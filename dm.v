==> flow/design.v <==
module dm( din, DMWr, clk, dout, overset);
   input  [15:0] din;
   input         DMWr;
   input         clk;
   output reg [15:0] dout; 
   output reg overset; 
   reg [15:0] dmem[9:0]; 
   reg [9:0]addr, head ;
   initial 
   begin
    addr=10'b0000000000;
    head=10'b0000000000;
    overset=1'b0;
   end
   always@(negedge clk )
   begin
	if(~clk)
	begin
		if(DMWr)
		begin
			if(addr>10)
			begin
				overset=1'b1;
			end
			else
			begin
				dmem[addr]= din;
				addr=addr+1'b1;
			end
        end 
    if(~DMWr)
    begin
		if(head<addr)
		begin
			dout= dmem[head];
			head= head+1'b1;
		end
		else 
		begin
			addr=10'b0000000000;
			dmem[addr]=16'h0000;
			head=10'b0000000000;
			dout= dmem[head];
			overset=1'b0;
		end
	end
  end
  end  
endmodule  
Reports on dm
The steps from the RTL of dm to its reports follow in flow order.
Line numbers count from 1 in the design file above.
Cell names lack the library's common part.
{ "design": {"top": "dm", "clk_port": "clk", "library": "sky130hd", "corner": "tt_025C_1v80"} }

Word-level counts
Counts by Yosys on the flattened word-level netlist (proc, flatten, opt, wreduce). Print and check cells are left out. Cells with the same type and inputs are merged into one.
{ "word_totals": {"out_inout_bits": 17, "input_bits": 18, "reg_bits": 197, "elab_cells": 79} }
{ "classes": {"compare": 2, "equal": 18, "reduce_and_logical": 2, "addsub": 2, "n_mux": 41} }
{ "ops": {"columns": ["operator", "count"], "rows": [
  ["16-bit two-way mux", 32],
  ["16-bit parallel mux with 10-bit select", 1],
  ["10-bit two-way mux", 4],
  ["4-bit by 3-bit equality test with 1-bit output (second input constant)", 8],
  ["10-bit by 1-bit adder with 10-bit output (second input constant)", 2],
  ["4-bit by 2-bit equality test with 1-bit output (second input constant)", 4],
  ["4-bit equality test (second input constant)", 4],
  ["10-bit less-than comparator", 1],
  ["10-bit by 4-bit > comparator with 1-bit output (second input constant)", 1],
  ["4-bit by 1-bit equality test with 1-bit output (second input constant)", 2],
  ["4-bit logical NOT", 2],
  ["1-bit two-way mux", 4]
]} }

Depth
Yosys ltp: most cells in a row. Word level: on the elaborated netlist, between registers, memories and ports. Mapped: between sequential cells and ports; inverters and the memories' decode and read muxes count.
{ "logic_depth": {"word_depth": 6, "ABC_AREA": 0, "ltp_mapped": 16, "depth_no_buf": 14} }

Synthesis result
Source: synth_stat.txt of the flow (Yosys; design flattened, memories mapped). It holds for the ABC_AREA given above (unset counts as 0); a run with the other value may have another netlist.
The area totals of this step are shown rounded.
{ "by_type": {"columns": ["type", "count", "area_total_um2"], "rows": [
  ["dfxtp_1", 171, 3.42E+03],
  ["mux2_2", 120, 1.35E+03],
  ["edfxtp_1", 26, 780.749],
  ["a221oi_1", 31, 271.51],
  ["ha_1", 17, 212.704],
  ["mux2i_1", 18, 180.173],
  ["nor2_1", 44, 165.158],
  ["a222oi_1", 16, 160.154],
  ["nor4bb_1", 16, 160.154],
  ["mux2_4", 10, 150.144],
  ["a32oi_1", 15, 131.376],
  ["clkbuf_1", 32, 120.115],
  ["o21a_1", 16, 120.115],
  ["nor2b_1", 19, 118.864],
  ["a21boi_0", 14, 105.101],
  ["and3_1", 15, 93.84],
  ["or2_2", 14, 87.584],
  ["buf_6", 6, 67.565]
]} }
Other cell types: 36; their cells: 115.
{ "synth_totals": {"cell_count": 715, "synth_area_um2": 8500, "ff_cells": 197, "seq_area_um2": 4200, "buffers": 66} }

Wiki page: dm / flow data

Module dm, platform sky130hd: 2 stored runs of the flow (Yosys, OpenROAD) with differing settings, in no particular order. Input and output delays are each 20% of the period that was set; the output load is 0.01 pF.
"power consumption": no workload was simulated; the value follows from the tool's default switching activity.
The results are shown rounded.

==> entry A: settings <==
{ "period_ns": 8.37, "CORE_UTILIZATION": 18, "SETUP_SLACK_MARGIN": 2.51, "PLACE_DENSITY": 0.68, "CORE_MARGIN": 5, "ABC_AREA": 0, "GPL_ROUTABILITY_DRIVEN": 1, "CTS_CLUSTER_SIZE": 26, "CTS_CLUSTER_DIAMETER": 141, "CAP_MARGIN": 20, "SLEW_MARGIN": 20 }
==> entry A: results <==
mapped cell area after synthesis: 8500 um^2
full die area: 51000 um^2
standard-cell area after routing: 13000 um^2
utilization of the finished layout: 28 %
smallest setup slack: 0.43 ns
lowest hold slack: 0.47 ns
power consumption: 3900 uW

==> entry B: settings <==
{ "period_ns": 13.5, "CORE_UTILIZATION": 29, "SETUP_SLACK_MARGIN": 2.36, "PLACE_DENSITY_LB_ADDON": 0.09, "ABC_AREA": 1, "CTS_CLUSTER_DIAMETER": 224, "SLEW_MARGIN": 25, "MAX_ROUTING_LAYER": "met4", "CAP_MARGIN": 20, "CORE_MARGIN": 2 }
==> entry B: results <==
mapped cell area after synthesis: 11000 um^2
full die area: 40000 um^2
standard-cell area after routing: 13000 um^2
utilization of the finished layout: 36 %
smallest setup slack: 2.4 ns
lowest hold slack: 0.44 ns
power consumption: 2400 uW
